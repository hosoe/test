==> flow/design.v <==
module register(src0,src1,dst,data,we,clk,rst,data0,data1);
	input clk,rst,we;
	input [3:0]src0,src1,dst;
	input [7:0]data;
	output[7:0]data0,data1;
	reg [7:0]regis[15:0];
	integer i;
	always@(posedge clk)begin
		if(rst==1'b1)begin
			for(i=0;i<=15;i=i+1)
				regis[i]<=0;
		end else if(we==1'b1)
			regis[dst]<=data;
		else 
			regis[dst]<=regis[dst];
			end
		assign
			data0=regis[src0];
	assign
		data1=regis[src1];
endmodule
# --- Step by step through the tools: register ---
# What the tools print for register, step after step.
# Line numbers count from 1 in the design file above.
# Cell names lack the library's common part.
design:
  design: "register"
  clk_port: "clk"
  cell_library: "sky130hd"
  corner: "tt_025C_1v80"

# --- Word-level counts ---
# Source: Yosys, flattened and elaborated, memories not mapped. Widths are those after wreduce; folded enables and synchronous resets count as part of the registers. Registers that Yosys merges into a memory's read port (data or address) are not register bits. Print and check cells do not count. Equal cells are merged and count once.
# Memory sizes are those after Yosys's memory passes, which may raise the word count (mostly to a power of two), join words into wider ones and drop unused or constant bits.
word_totals:
  ff_bits: 0
  latch_bits: 0
  ramBits: 128
  mem_bits_ro: 0
  mem_count: 1
  inputBits: 23
  output_inout_bits: 16
  word_cells: 14
mem_list:
  columns: ["memory", "size", "width", "line", "source"]
  rows:
  - ["regis", 16, 8, 6, "reg [7:0]regis[15:0];"]
classes:
  n_addsub: 0
  n_mul: 0
  div: 0
  compare: 0
  eq_ne: 1
  shifts: 0
  n_mux: 10
  bitwise: 1
  reduce_logical: 1
ops:
  columns: ["operator", "count"]
  rows:
  - ["two-way mux 8 bit", 5]
  - ["two-way mux 1 bit", 5]
  - ["!= test 2 bit with constant B", 1]
  - ["AND reduction 2 bit", 1]
  - ["bitwise OR 1 bit", 1]

# --- Longest topological paths ---
# Longest topological path by Yosys (ltp), each cell counted once; first at word level (registers and memories cut), then after technology mapping (sequential cells cut; the memories' decode and read muxes count).
logic_depth:
  depth_word: 4
  abc_area: 0
  depth_mapped: 5
  mapped_depth_nobuf: 3

# --- Netlist ---
# Source: synth_stat.txt of the flow (Yosys; design flattened, memories mapped). It holds for the ABC_AREA given above (unset counts as 0); a run with the other value may have another netlist.
# The area totals of this step are shown rounded.
mapped:
  mapped_cells: 445
  area_um2: 6800
  seq_area_um2: 3800
  ffs: 128
  buf_cells: 30
types:
  columns: ["type", "count", "type_area_um2"]
  rows:
  - ["edfxtp_1", 128, 3.84E+03]
  - ["mux4_2", 64, 1.44E+03]
  - ["and2_1", 130, 813.28]
  - ["a22oi_1", 32, 240.23]
  - ["or2_2", 16, 100.096]
  - ["nand2_1", 17, 63.811]
  - ["clkbuf_1", 16, 60.058]
  - ["nor2_1", 11, 41.29]
  - ["buf_4", 4, 30.029]
  - ["nor2b_1", 4, 25.024]
  - ["buf_1", 6, 22.522]
  - ["nand4bb_1", 2, 22.522]
  - ["buf_2", 4, 20.019]
  - ["nor2_2", 3, 18.768]
  - ["nor3_1", 3, 15.014]
  - ["or4b_4", 1, 13.763]
  - ["nand2b_1", 2, 12.512]
  - ["nor3_2", 1, 10.01]
  - ["nand4b_1", 1, 8.758]

# --- Timing after synthesis ---
# OpenSTA on the mapped netlist: ideal clock, no wires. The path of least setup slack (recovery checks aside). Input and output delay are each 20% of the period. Register names are those of the netlist, which keeps one name where synthesis merged equal registers.
synth_timing:
  path_kind: "input to output"
  startpoint: "input port src0[0]"
  endpoint: "output port data0[6]"
  period_ps: 2380
  in_delay_ps: 476
  out_delay_ps: 476
  launch_ps: 476
  arrival_time_ps: 1682
  required_ps: 1904
  path_slack_ps: 222
  delay_ps: 1206
  driving_pins: 5
  n_path_buf: 2
  synth_period_reached_ps: 2158
# "delay_ps" is the arrival time less input delay plus setup time.
# At an output port there is no setup time.
# "driving_pins" counts driving pins, that of a launching flip-flop among them; a cell with two outputs on the path counts twice.
# "synth_period_reached_ps" is the clock period less the worst setup slack; recovery checks do not enter. This is arithmetic on one report: input and output delays are still those of the set period (20% each).
# Between the ends stands the longest chain of elaborated cells between them, by number of cells; it is not shown to be the way that was timed. Of several equally long chains one is given.
# A line is the first line of the expression or statement that the cell stems from. Yosys adds cells for indexed reads and writes and turns some case tables into memories.
# A memory read counts as a cell of the chain, while the word-level depth stops at memories.
synth_between:
  path_cell_list: "buf_2 > buf_2 > mux4_2 > a22oi_1 > nand2_1"
  elab_chain_cells: 1
  cone_cells: 1
  cone_lines: 1
  classes_between: "memory (1)"
synth_lines:
  columns: ["item", "line", "source"]
  rows:
  - ["start, declared", 3, "input [3:0]src0,src1,dst;"]
  - ["memory (16 x 8 bit)", 6, "reg [7:0]regis[15:0];"]
  - ["end, declared", 5, "output[7:0]data0,data1;"]

# --- Worst path after layout ---
# From the final timing report of stored run 1: the path of least setup slack in the routed layout; clock arrival at registers is part of the times.
# The path's times are printed in steps of 10 ps; the period is the one set.
layout_timing:
  path_kind: "register to output"
  startpoint: "memory regis[2][7]"
  endpoint: "output port data1[7]"
  period_ps: 1970
  out_delay_ps: 390
  launch_ps: 420
  arrival_time_ps: 2010
  required_ps: 1580
  path_slack_ps: -440
  driving_pins: 6
  n_path_buf: 2
# Between the ends stands the longest chain of elaborated cells between them, by number of cells; it is not shown to be the way that was timed. Of several equally long chains one is given.
# A memory read counts as a cell of the chain, while the word-level depth stops at memories.
layout_between:
  path_cell_list: "edfxtp_1 > buf_4 > mux4_2 > a22oi_2 > nand2_1 > buf_2"
  elab_chain_cells: 1
  cone_cells: 1
  cone_lines: 1
  classes_between: "memory (1)"
layout_lines:
  columns: ["item", "line", "source"]
  rows:
  - ["start, declared", 6, "reg [7:0]regis[15:0];"]
  - ["memory (16 x 8 bit)", 6, null]
  - ["end, declared", 5, "output[7:0]data0,data1;"]

# register through Yosys and OpenROAD on sky130hd: 2 stored runs, unordered, with their settings and measured results. The constraints put input and output delay at 20% of the set period each and load the outputs with 0.01 pF.
# "achieved_clock_period_ps" = clock period - worst setup slack. The figure is calculated, with input and output delays left at 20% of the set period.
# "worstPathTime_ps": the worst setup path's part of the clock period (all of it between registers, 20% less for each end at a port) less its slack. A launch clock that arrives late makes it longer, a capture clock that arrives late makes it shorter.
# "worstPathTime_ps" is known to 10 ps.
# Values from the reports are rounded here.
runs:
  - name: "stored run 1"
    settings:
      period_ns: 1.97
      CORE_UTILIZATION: 31
      SETUP_SLACK_MARGIN: 0.24
      PLACE_DENSITY: 0.62
      CELL_PAD_IN_SITES_GLOBAL_PLACEMENT: 1
      CELL_PAD_IN_SITES_DETAIL_PLACEMENT: 2
      TNS_END_PERCENT: 30
      ABC_AREA: 0
      CTS_CLUSTER_DIAMETER: 158
      CAP_MARGIN: 40
      MIN_ROUTING_LAYER: "met2"
      MAX_ROUTING_LAYER: "met4"
      CORE_MARGIN: 2
      SLEW_MARGIN: 20
    results:
      final_die_area_um2: 23000
      worstPathTime_ps: 2010
      critical_path_kind: "register to output"
      achieved_clock_period_ps: 2407
      final_setup_tns_ps: -4800
      ws_hold_ps: 670
      cell_area_final_um2: 9000
      final_setup_ws_ps: -440
      yosys_chip_area_um2: 6800
  - name: "stored run 2"
    settings:
      period_ns: 2.38
      CORE_UTILIZATION: 15
      SETUP_SLACK_MARGIN: 0.67
      PLACE_DENSITY_LB_ADDON: 0.23
      CORE_ASPECT_RATIO: 1.27
      ABC_AREA: 1
      CTS_CLUSTER_DIAMETER: 279
      CAP_MARGIN: 15
      CORE_MARGIN: 2
      SLEW_MARGIN: 20
    results:
      final_die_area_um2: 52000
      worstPathTime_ps: 1500
      critical_path_kind: "register to output"
      achieved_clock_period_ps: 1979
      final_setup_tns_ps: 0
      ws_hold_ps: 1000
      cell_area_final_um2: 11000
      final_setup_ws_ps: 400
      yosys_chip_area_um2: 7500
